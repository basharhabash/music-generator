==> flow/design.v <==
module A(clk, A);
	 input clk;
	 output reg A;
	 reg [17:0] count;
	 initial A = 1'b0;
	 always@ (posedge clk)
	 begin
		count <= count + 1'b1;
		if (count == 113636)
		begin
			A <= !A;
			count <= 0;
		end
	 end
endmodule
module B(clk, B);
	 input clk;
	 output reg B;
	 reg [17:0] count;
	 initial B = 1'b0;
	 always@ (posedge clk)
	 begin
		count <= count + 1'b1;
		if (count == 101239)
		begin
			B <= !B;
			count <= 0;
		end
	 end
endmodule
module B4F(clk, B4F);
	 input clk;
	 output reg B4F;
	 reg [17:0] count;
	 initial B4F = 1'b0;
	 always@ (posedge clk)
	 begin
		count <= count + 1'b1;
		if (count == 107260)
		begin
			B4F <= !B4F;
			count <= 0;
		end
	 end
endmodule
module C(clk, C);
	 input clk;
	 output reg C;
	 reg [17:0] count;
	 initial C = 1'b0;
	 always@ (posedge clk)
	 begin
		count <= count + 1'b1;
		if (count == 191110)
		begin
			C <= !C;
			count <= 0;
		end
	 end
endmodule
module C5(clk, C5);
    input clk;
	 output reg C5;
	 reg [17:0] count;
	 initial C5 = 1'b0;
	 always@ (posedge clk)
	 begin
		count <= count + 1'b1;
		if (count == 95557)
		begin
			C5 <= !C5;
			count <= 0;
		end
	 end
endmodule
module C5S(clk, C5S);
    input clk;
	 output reg C5S;
	 reg [17:0] count;
	 initial C5S = 1'b0;
	 always@ (posedge clk)
	 begin
		count <= count + 1'b1;
		if (count == 90193)
		begin
			C5S <= !C5S;
			count <= 0;
		end
	 end
endmodule
module D(clk, D);
	 input clk;
	 output reg D;
	 reg [17:0] count;
	 initial D = 1'b0;
	 always@ (posedge clk)
	 begin
		count <= count + 1'b1;
		if (count == 170265)
		begin
			D <= !D;
			count <= 0;
		end
	 end
endmodule
module D5(clk, D5);
    input clk;
	 output reg D5;
	 reg [17:0] count;
	 initial D5 = 1'b0;
	 always@ (posedge clk)
	 begin
		count <= count + 1'b1;
		if (count == 85131)
		begin
			D5 <= !D5;
			count <= 0;
		end
	 end
endmodule
module E(clk, E);
	 input clk;
	 output reg E;
	 reg [17:0] count;
	 initial E = 1'b0;
	 always@ (posedge clk)
	 begin
		count <= count + 1'b1;
		if (count == 151685)
		begin
			E <= !E;
			count <= 0;
		end
	 end
endmodule
module F(clk, F);
	 input clk;
	 output reg F;
	 reg [17:0] count;
	 initial F = 1'b0;
	 always@ (posedge clk)
	 begin
		count <= count + 1'b1;
		if (count == 143172)
		begin
			F <= !F;
			count <= 0;
		end
	 end
endmodule
module FSM(S, tone, clk, out);
	input clk;
	input [3:0] S;
	input [12:0] tone;
	output reg out;
   reg [5:0]   state;
   initial state = 6'b1;
   reg [26:0]  count;
   initial count = 27'b0;  
   always @ (posedge clk)
     begin
	if (S[3] == 1'b0)
	  begin
	     case (S)
	       1: out <= tone[1];
	       2: out <= tone[2];
	       3: out <= tone[3];
	       4: out <= tone[4];
	       5: out <= tone[5];
	       6: out <= tone[6];
	       7: out <= tone[7];
	       default: out <= tone[0];
	     endcase  
	  end  
	else
	  begin  
	     case (state)
	       1:  
		 if (count < 27'b101_1111_0101_1110_0001_0000_0000)
		   begin
		      count <= count + {26'b0, 1'b1};
		      out <= tone[0]; 
		   end
		 else
		   begin
		      count <= 27'b0;
		      state = 2;
		   end
	       2:  
		 if (count < 27'b010_1111_1010_1111_0000_1000_0000)
		   begin
		      count <= count + {26'b0, 1'b1};
		      out <= tone[11];
		   end
		 else
		   begin
		      count <= 27'b0;
		      state = 3;
		   end
	       3:  
		 if (count < 27'b010_1111_1010_1111_0000_1000_0000)
		   begin
		      count <= count + {26'b0, 1'b1};
		      out <= tone[10];
		   end
		 else
		   begin
		      count <= 27'b0;
		      state = 4;
		   end
	       4:  
		 if (count < 27'b101_1111_0101_1110_0001_0000_0000)
		   begin
		      count <= count + {26'b0, 1'b1};
		      out <= tone[9];
		   end
		 else
		   begin
		      count <= 27'b0;
		      state = 5;
		   end
	       5:  
		 if (count < 27'b010_1111_1010_1111_0000_1000_0000)
		   begin
		      count <= count + {26'b0, 1'b1};
		      out <= tone[2];
		   end
		 else
		   begin
		      count <= 27'b0;
		      state = 7;
		   end
	       7:  
		 if (count < 27'b010_1111_1010_1111_0000_1000_0000)
		   begin
		      count <= count + {26'b0, 1'b1};
		      out <= tone[8];
		   end
		 else
		   begin
		      count <= 27'b0;
		      state = 8;
		   end
	       8:  
		 if (count < 27'b101_1111_0101_1110_0001_0000_0000)
		   begin
		      count <= count + {26'b0, 1'b1};
		      out <= tone[1];
		   end
		 else
		   begin
		      count <= 27'b0;
		      state = 9;
		   end
	       9:  
		 if (count < 27'b010_1111_1010_1111_0000_1000_0000)
		   begin
		      count <= count + {26'b0, 1'b1};
		      out <= tone[12];
		   end
		 else
		   begin
		      count <= 27'b0;
		      state = 10;
		   end
	       10:  
		 if (count < 27'b010_1111_1010_1111_0000_1000_0000)
		   begin
		      count <= count + {26'b0, 1'b1};
		      out <= tone[7];
		   end
		 else
		   begin
		      count <= 27'b0;
		      state = 11;
		   end
	       11:  
		 if (count < 27'b000_1111_1110_0101_0000_0010_1011)
		   begin
		      count <= count + {26'b0, 1'b1};
		      out <= tone[6];
		   end
		 else
		   begin
		      count <= 27'b0;
		      state = 12;
		   end
	       12:  
		 if (count < 27'b000_1111_1110_0101_0000_0010_1011)
		   begin
		      count <= count + {26'b0, 1'b1};
		      out <= tone[7];
		   end
		 else
		   begin
		      count <= 27'b0;
		      state = 13;
		   end
	       13:  
		 if (count < 27'b000_1111_1110_0101_0000_0010_1011)
		   begin
		      count <= count + {26'b0, 1'b1};
		      out <= tone[6];
		   end
		 else
		   begin
		      count <= 27'b0;
		      state = 14;
		   end
	       14:  
		 if (count < 27'b001_0111_1101_0111_1000_0100_0000)
		   begin
		      count <= count + {26'b0, 1'b1};
		      out <= tone[5];
		   end
		 else
		   begin
		      count <= 27'b0;
		      state = 15;
		   end
	       15:  
		 if (count < 27'b001_0111_1101_0111_1000_0100_0000)
		   begin
		      count <= count + {26'b0, 1'b1};
		      out <= tone[6];
		   end
		 else
		   begin
		      count <= 27'b0;
		      state = 16;
		   end
	       16:  
		 if (count < 27'b010_1111_1010_1111_0000_1000_0000)
		   begin
		      count <= count + {26'b0, 1'b1};
		      out <= tone[7];
		   end
		 else
		   begin
		      count <= 27'b0;
		      state = 17;
		   end
	       17:  
		 if (count < 27'b010_1111_1010_1111_0000_1000_0000)
		   begin
		      count <= count + {26'b0, 1'b1};
		      out <= tone[6];
		   end
		 else
		   begin
		      count <= 27'b0;
		      state = 18;
		   end
	       18:  
		 if (count < 27'b010_1111_1010_1111_0000_1000_0000)
		   begin
		      count <= count + {26'b0, 1'b1};
		      out <= tone[5];
		   end
		 else
		   begin
		      count <= 27'b0;
		      state = 19;
		   end
	       19:  
		 if (count < 27'b010_1111_1010_1111_0000_1000_0000)
		   begin
		      count <= count + {26'b0, 1'b1};
		      out <= tone[0];
		   end
		 else
		   begin
		      count <= 27'b0;
		      state = 20;
		   end
	       20:  
		 if (count < 27'b010_1111_1010_1111_0000_1000_0000)
		   begin
		      count <= count + {26'b0, 1'b1};
		      out <= tone[11];
		   end
		 else
		   begin
		      count <= 27'b0;
		      state = 21;
		   end
	       21:  
		 if (count < 27'b010_1111_1010_1111_0000_1000_0000)
		   begin
		      count <= count + {26'b0, 1'b1};
		      out <= tone[10];
		   end
		 else
		   begin
		      count <= 27'b0;
		      state = 22;
		   end
	       22:  
		 if (count < 27'b101_1111_0101_1110_0001_0000_0000)
		   begin
		      count <= count + {26'b0, 1'b1};
		      out <= tone[9];
		   end
		 else
		   begin
		      count <= 27'b0;
		      state = 23;
		   end
	       23:  
		 if (count < 27'b010_1111_1010_1111_0000_1000_0000)
		   begin
		      count <= count + {26'b0, 1'b1};
		      out <= tone[2];
		   end
		 else
		   begin
		      count <= 27'b0;
		      state = 24;
		   end
	       24:  
		 if (count < 27'b010_1111_1010_1111_0000_1000_0000)
		   begin
		      count <= count + {26'b0, 1'b1};
		      out <= tone[8];
		   end
		 else
		   begin
		      count <= 27'b0;
		      state = 25;
		   end
	       25:  
		 if (count < 27'b010_1111_1010_1111_0000_1000_0000)
		   begin
		      count <= count + {26'b0, 1'b1};
		      out <= tone[1];
		   end
		 else
		   begin
		      count <= 27'b0;
		      state = 26;
		   end
	       26:  
		 if (count < 27'b001_0111_1101_0111_1000_0100_0000)
		   begin
		      count <= count + {26'b0, 1'b1};
		      out <= tone[0];
		   end
		 else
		   begin
		      count <= 27'b0;
		      state = 27;
		   end
	       27:  
		 if (count < 27'b001_0111_1101_0111_1000_0100_0000)
		   begin
		      count <= count + {26'b0, 1'b1};
		      out <= tone[1];
		   end
		 else
		   begin
		      count <= 27'b0;
		      state = 28;
		   end
	       28:  
		 if (count < 27'b010_1111_1010_1111_0000_1000_0000)
		   begin
		      count <= count + {26'b0, 1'b1};
		      out <= tone[7];
		   end
		 else
		   begin
		      count <= 27'b0;
		      state = 29;
		   end
	       29:  
		 if (count < 27'b010_1111_1010_1111_0000_1000_0000)
		   begin
		      count <= count + {26'b0, 1'b1};
		      out <= tone[6];
		   end
		 else
		   begin
		      count <= 27'b0;
		      state = 30;
		   end
	       30:  
		 if (count < 27'b000_1111_1110_0101_0000_0010_1011)
		   begin
		      count <= count + {26'b0, 1'b1};
		      out <= tone[5];
		   end
		 else
		   begin
		      count <= 27'b0;
		      state = 31;
		   end
	       31:  
		 if (count < 27'b000_1111_1110_0101_0000_0010_1011)
		   begin
		      count <= count + {26'b0, 1'b1};
		      out <= tone[6];
		   end
		 else
		   begin
		      count <= 27'b0;
		      state = 32;
		   end
	       32:  
		 if (count < 27'b000_1111_1110_0101_0000_0010_1011)
		   begin
		      count <= count + {26'b0, 1'b1};
		      out <= tone[5];
		   end
		 else
		   begin
		      count <= 27'b0;
		      state = 33;
		   end
	       33:  
		 if (count < 27'b001_0111_1101_0111_1000_0100_0000)
		   begin
		      count <= count + {26'b0, 1'b1};
		      out <= tone[4];
		   end
		 else
		   begin
		      count <= 27'b0;
		      state = 34;
		   end
	       34:  
		 if (count < 27'b001_0111_1101_0111_1000_0100_0000)
		   begin
		      count <= count + {26'b0, 1'b1};
		      out <= tone[5];
		   end
		 else
		   begin
		      count <= 27'b0;
		      state = 35;
		   end
	       35:  
		 if (count < 27'b010_1111_1010_1111_0000_1000_0000)
		   begin
		      count <= count + {26'b0, 1'b1};
		      out <= tone[6];
		   end
		 else
		   begin
		      count <= 27'b0;
		      state = 36;
		   end
	       36:  
		 if (count < 27'b010_1111_1010_1111_0000_1000_0000)
		   begin
		      count <= count + {26'b0, 1'b1};
		      out <= tone[5];
		   end
		 else
		   begin
		      count <= 27'b0;
		      state = 37;
		   end
	       37:  
		 if (count < 27'b101_1111_0101_1110_0001_0000_0000)
		   begin
		      count <= count + {26'b0, 1'b1};
		      out <= tone[4];
		   end
		 else
		   begin
		      count <= 27'b0;
		      state = 1;
		   end
	       default: out <= tone[0];
	     endcase  
	  end  
     end  
endmodule  
module G(clk, G);
    input clk;
	 output reg G;
	 reg [17:0] count;
	 initial G = 1'b0;
	 always@ (posedge clk)
	 begin
		count <= count + 1'b1;
		if (count == 127551)
		begin
			G <= !G;
			count <= 0;
		end
	 end
endmodule
module G4S(clk, G4S);
    input clk;
	 output reg G4S;
	 reg [17:0] count;
	 initial G4S = 1'b0;
	 always@ (posedge clk)
	 begin
		count <= count + 1'b1;
		if (count == 120395)
		begin
			G4S <= !G4S;
			count <= 0;
		end
	 end
endmodule
module NoTone(clk, NoTone);
	input clk;
	output reg NoTone;
	 always@ (posedge clk)
		begin
			NoTone <= 1'b0;
		end
endmodule
module ToneGenerator (S, clk, out);
   input [3:0] S;
   input       clk;
   output 	  out;
   wire [12:0] tone;
   NoTone U0(.clk(clk),.NoTone(tone[0]));
   A	U1(.clk(clk),.A(tone[1]));
   B 	U2(.clk(clk),.B(tone[2]));
   C 	U3(.clk(clk),.C(tone[3]));
   D 	U4(.clk(clk),.D(tone[4]));
   E 	U5(.clk(clk),.E(tone[5]));
   F 	U6(.clk(clk),.F(tone[6]));
   G 	U7(.clk(clk),.G(tone[7]));
   B4F 	U8(.clk(clk),.B4F(tone[8]));
   C5		U9(.clk(clk),.C5(tone[9]));
   C5S	U10(.clk(clk),.C5S(tone[10]));
   D5 	U11(.clk(clk),.D5(tone[11]));
   G4S 	U12(.clk(clk),.G4S(tone[12]));
	FSM U14 (.S(S),.clk(clk),.tone(tone),.out(out));
endmodule  
## Tool chain data of ToneGenerator

The steps from the RTL of ToneGenerator to its reports follow in flow order.
Line numbers count from 1 in the design file above.
Not given: -

| design | value |
|---|---|
| top | ToneGenerator |
| clock | clk |
| library | sky130hd |
| corner | tt_025C_1v80 |

## Word-level counts

Source: Yosys, flattened and elaborated, memories not mapped. Widths are those after wreduce. Registers that Yosys merges into a memory's read port (data or address) are not register bits. Print and check cells do not count. Equal cells are merged and count once.

| operators by class | value |
|---|---|
| bitwise gates (word level) | 0 |
| shift operators | 0 |
| equality and inequality tests | 113 |
| magnitude comparators | 4 |
| multipliers | 0 |
| reductions and logical operators | 31 |
| divide/modulo/power cells | 0 |
| multiplexer cells | 67 |
| $add $sub $neg | 13 |

Operators with widths:

| cell | number |
|---|---|
| adder 18 x 1 -> 18 bit with constant B | 12 |
| parallel mux 6 bit (select 36 bit) | 1 |
| two-way mux 6 bit | 36 |
| == test 18 x 17 -> 1 bit with constant B | 8 |
| parallel mux 27 bit (select 4 bit) | 1 |
| two-way mux 27 bit | 4 |
| == test 6 x 5 -> 1 bit with constant B | 16 |
| == test 18 bit with constant B | 4 |
| inequality test 2 bit with constant B | 36 |
| inequality test 3 x 2 -> 1 bit with constant B | 22 |
| == test 6 x 4 -> 1 bit with constant B | 8 |
| AND reduction 38 bit | 1 |
| nonzero test 36 bit | 1 |
| == test 6 bit with constant B | 6 |
| adder 27 x 1 -> 27 bit with constant B | 1 |
| < comparator 27 x 24 -> 1 bit with constant B | 1 |
| < comparator 27 x 25 -> 1 bit with constant B | 1 |
| < comparator 27 x 26 -> 1 bit with constant B | 1 |
| < comparator 27 bit with constant B | 1 |
| two-way mux 1 bit | 23 |
| AND reduction 22 bit | 1 |
| parallel mux 1 bit (select 22 bit) | 1 |
| OR reduction 19 bit | 1 |
| == test 6 x 3 -> 1 bit with constant B | 3 |
| OR reduction 2 bit | 8 |
| == test 4 x 3 -> 1 bit with constant B | 4 |
| logical NOT 1 bit | 12 |
| == test 6 x 2 -> 1 bit with constant B | 2 |

Not listed: further kinds 8, cells in them 12.

| bit counts | value |
|---|---|
| bits in writable memories | 0 |
| output and inout port bits | 1 |
| register bits after elaboration | 262 |
| input bits | 5 |
| memory bits (read-only) | 0 |
| latch bits | 0 |
| cells after elaboration | 255 |
| word width x clocked read ports | 0 |
| memory cells | 0 |

## Longest topological paths

Longest topological path by Yosys (ltp), each cell counted once; first at word level (registers and memories cut), then after technology mapping (sequential cells cut; the memories' decode and read muxes count).

| logic depth | value |
|---|---|
| word-level depth | 4 |
| ABC_AREA | 0 |
| mapped depth | 9 |

## Mapped cells and area

Yosys stat after the flow's synthesis: flattened, memories mapped to cells. It holds for the ABC_AREA given above (unset counts as 0); a run with the other value may have another netlist.

| synthesis totals | value |
|---|---|
| mapped cells | 1298 |
| flip-flops | 262 |
| synthesis area | 12012.8 sq um |

Cell types:

| type | number | total area (sq um) |
|---|---|---|
| sky130_fd_sc_hd__dfxtp_1 | 216 | 4.32E+03 |
| sky130_fd_sc_hd__edfxtp_1 | 46 | 1.38E+03 |
| sky130_fd_sc_hd__xor2_1 | 110 | 963.424 |
| sky130_fd_sc_hd__xnor2_1 | 99 | 867.082 |
| sky130_fd_sc_hd__nor2_1 | 182 | 683.155 |
| sky130_fd_sc_hd__nand3_1 | 106 | 530.509 |
| sky130_fd_sc_hd__nand2_1 | 112 | 420.403 |
| sky130_fd_sc_hd__ha_1 | 21 | 262.752 |
| sky130_fd_sc_hd__nor3_1 | 48 | 240.23 |
| sky130_fd_sc_hd__nand4_1 | 37 | 231.472 |
| sky130_fd_sc_hd__and3_1 | 31 | 193.936 |
| sky130_fd_sc_hd__inv_1 | 39 | 146.39 |
| sky130_fd_sc_hd__o21ai_0 | 28 | 140.134 |
| sky130_fd_sc_hd__nor4b_1 | 14 | 122.618 |
| sky130_fd_sc_hd__nor4_1 | 19 | 118.864 |
| sky130_fd_sc_hd__and4_1 | 12 | 105.101 |
| sky130_fd_sc_hd__nor2b_1 | 14 | 87.584 |
| sky130_fd_sc_hd__a21oi_1 | 16 | 80.077 |

Other cell types: 51; their cells: 148.
By module: a second synthesis without flattening, with its own total; a netlist apart from the flattened one above.

| unflattened totals | value |
|---|---|
| cell total of the unflattened synthesis | 1358 |
| area (unflattened synthesis) | 12913.6 sq um |

Rows give one instance, submodules left out.

By module:

| module | times used | area (sq um) | cells | sequential area (sq um) |
|---|---|---|---|---|
| FSM | 1 | 2806.4 | 312 | 1021.0 |
| A | 1 | 880.8 | 89 | 390.4 |
| D | 1 | 870.8 | 90 | 390.4 |
| G4S | 1 | 862.1 | 89 | 390.4 |
| B4F | 1 | 847.1 | 87 | 390.4 |
| E | 1 | 845.8 | 86 | 390.4 |
| B | 1 | 842.1 | 89 | 390.4 |
| D5 | 1 | 835.8 | 87 | 390.4 |
| C5 | 1 | 827.0 | 87 | 390.4 |
| F | 1 | 827.0 | 87 | 390.4 |
| C | 1 | 822.0 | 87 | 390.4 |
| G | 1 | 822.0 | 83 | 390.4 |
| C5S | 1 | 813.3 | 83 | 390.4 |
| NoTone | 1 | 11.3 | 2 | 0.0 |
| ToneGenerator | 1 | 0.0 | 0 | 0.0 |

## Path before layout

Source: OpenSTA report_checks on the synthesized netlist (no wires, ideal clock, input and output delay 20% of the period each), path of least setup slack; recovery checks are left aside. Register names are those of the netlist, which keeps one name where synthesis merged equal registers.

| path after synthesis | value |
|---|---|
| kind | flip-flop to flip-flop |
| start point | register U14.state[1] |
| end point | register U14.count[0] |
| path buffers | 2 |
| path slack | -0.107 ns |
| required time | 2.035 ns |
| path delay | 2.527 ns |
| stages | 8 |
| launch time at the first pin | 0.000 ns |
| arrival time | 2.142 ns |
| period | 2.42 ns |
| synthesis period reached | 2.527 ns |

"path delay" is the arrival time less input delay plus setup time.
"stages" counts driving pins, that of a launching flip-flop among them; a cell with two outputs on the path counts twice.
"synthesis period reached" is the clock period less the worst setup slack; recovery checks do not enter. This is arithmetic on one report: input and output delays are still those of the set period (20% each).
The rows between start and end are the longest chain of elaborated cells between them; the timing report does not say that the signal goes this way. Where chains are equally long, one stands for them.
Each line given opens the expression or statement behind the cell; cells for indexed reads and writes are added by Yosys, which also makes memories of some case tables.
A register here has more assigning lines than the two given.
The path ends at the enable pin of a flip-flop; only ways to that pin are counted.

| between the ends, after synthesis | value |
|---|---|
| path through | sky130_fd_sc_hd__edfxtp_1 -> sky130_fd_sc_hd__buf_2 -> sky130_fd_sc_hd__clkbuf_1 -> sky130_fd_sc_hd__nand2_1 -> sky130_fd_sc_hd__a2111oi_0 -> sky130_fd_sc_hd__a31oi_1 -> sky130_fd_sc_hd__inv_1 -> sky130_fd_sc_hd__o21a_1 |
| length of the longest elaborated chain | 3 |

RTL lines, path after synthesis:

| what | line | text |
|---|---|---|
| start: declaration | 156 | `reg [5:0]   state;` |
| start: assignment | 187 | `state = 2;` |
| start: assignment | 198 | `state = 3;` |
| == test 6 x 1 -> 1 bit | 177 | `case (state)` |
| nonzero test 36 bit | - |  |
| AND reduction 2 bit | - |  |
| end: assignment | 181 | `count <= count + {26'b0, 1'b1};` |
| end: assignment | 192 | `count <= count + {26'b0, 1'b1};` |
| end: declaration | 158 | `reg [26:0]  count;` |

## Path in the finished layout

From the final timing report of flow run A: the path of least setup slack in the routed layout; clock arrival at registers is part of the times.

| path after layout | value |
|---|---|
| kind | flip-flop to flip-flop |
| start point | register U14.state[2] |
| end point | register U14.count[3] |
| path slack | 1.72 ns |
| launch time at the first pin | 0.52 ns |
| required time | 4.86 ns |
| stages | 8 |
| arrival time | 3.14 ns |
| period | 4.61 ns |
| path buffers | 1 |

The rows between start and end are the longest chain of elaborated cells between them; the timing report does not say that the signal goes this way. Where chains are equally long, one stands for them.
A register here has more assigning lines than the two given.
The path ends at the data pin of a flip-flop with enable; ways to the enable are not counted.

| between the ends, after layout | value |
|---|---|
| path through | sky130_fd_sc_hd__edfxtp_1 -> sky130_fd_sc_hd__nand2b_4 -> sky130_fd_sc_hd__o21ai_0 -> sky130_fd_sc_hd__a32o_1 -> sky130_fd_sc_hd__o211a_1 -> sky130_fd_sc_hd__nor4b_4 -> sky130_fd_sc_hd__buf_4 -> sky130_fd_sc_hd__nor4_1 |
| length of the longest elaborated chain | 3 |

RTL lines, path after layout:

| what | line | text |
|---|---|---|
| start: declaration | 156 | `reg [5:0]   state;` |
| start: assignment | 187 | `state = 2;` |
| start: assignment | 198 | `state = 3;` |
| == test 6 x 1 -> 1 bit | 177 | `case (state)` |
| OR reduction 5 bit | - |  |
| parallel mux 27 bit (select 4 bit) | 177 |  |
| end: assignment | 181 | `count <= count + {26'b0, 1'b1};` |
| end: assignment | 192 | `count <= count + {26'b0, 1'b1};` |
| end: declaration | 158 | `reg [26:0]  count;` |

Wiki page: ToneGenerator / flow data

ToneGenerator through Yosys and OpenROAD on sky130hd: 2 stored runs, unordered, with their settings and measured results. The constraints put input and output delay at 20% of the set period each and load the outputs with 0.01 pF.
"clock period achieved" means the clock period less the worst setup slack. The figure is calculated, with input and output delays left at 20% of the set period.
"time of the worst setup path" is the time allowed to the run's worst setup path (the clock period less input and output delay, where it has them) less its slack. Clock arrival times count: a late capture clock shortens it, a late launch clock lengthens it.
"power consumption" rests on the timing tool's default activity at the inputs, not on a simulated workload.
A setting shown as . is not set for that run.

| run name | period_ns | CORE_UTILIZATION | PLACE_DENSITY_LB_ADDON | CELL_PAD_IN_SITES_GLOBAL_PLACEMENT | GPL_ROUTABILITY_DRIVEN | SLEW_MARGIN | MAX_ROUTING_LAYER | CAP_MARGIN | CORE_MARGIN | SETUP_SLACK_MARGIN | PLACE_DENSITY | CORE_ASPECT_RATIO | cell area after synthesis (sq um) | die size (sq um) | standard-cell area of the final layout (sq um) | final utilization (%) | worst setup slack after layout (ns) | post-route setup TNS (ns) | power consumption (mW) | clock period achieved (ns) | time of the worst setup path (ns) | worst setup path type |
|---|---|---|---|---|---|---|---|---|---|---|---|---|---|---|---|---|---|---|---|---|---|---|
| flow run A | 4.61 | 32 | 0.1 | 2 | 0 | 30 | met4 | 20 | 2 | . | . | . | 12012.8 | 39105.1 | 13638.1 | 37.1 | 1.722 | 0.000 | 6.689 | 2.888 | 2.89 | flip-flop to flip-flop |
| flow run B | 2.45 | 48 | . | . | . | 20 | met5 | 15 | 2 | -0.1 | 0.61 | 0.9 | 12012.8 | 26309.9 | 13663.1 | 56.0 | 0.088 | 0.000 | 12.462 | 2.362 | 2.36 | flip-flop to flip-flop |
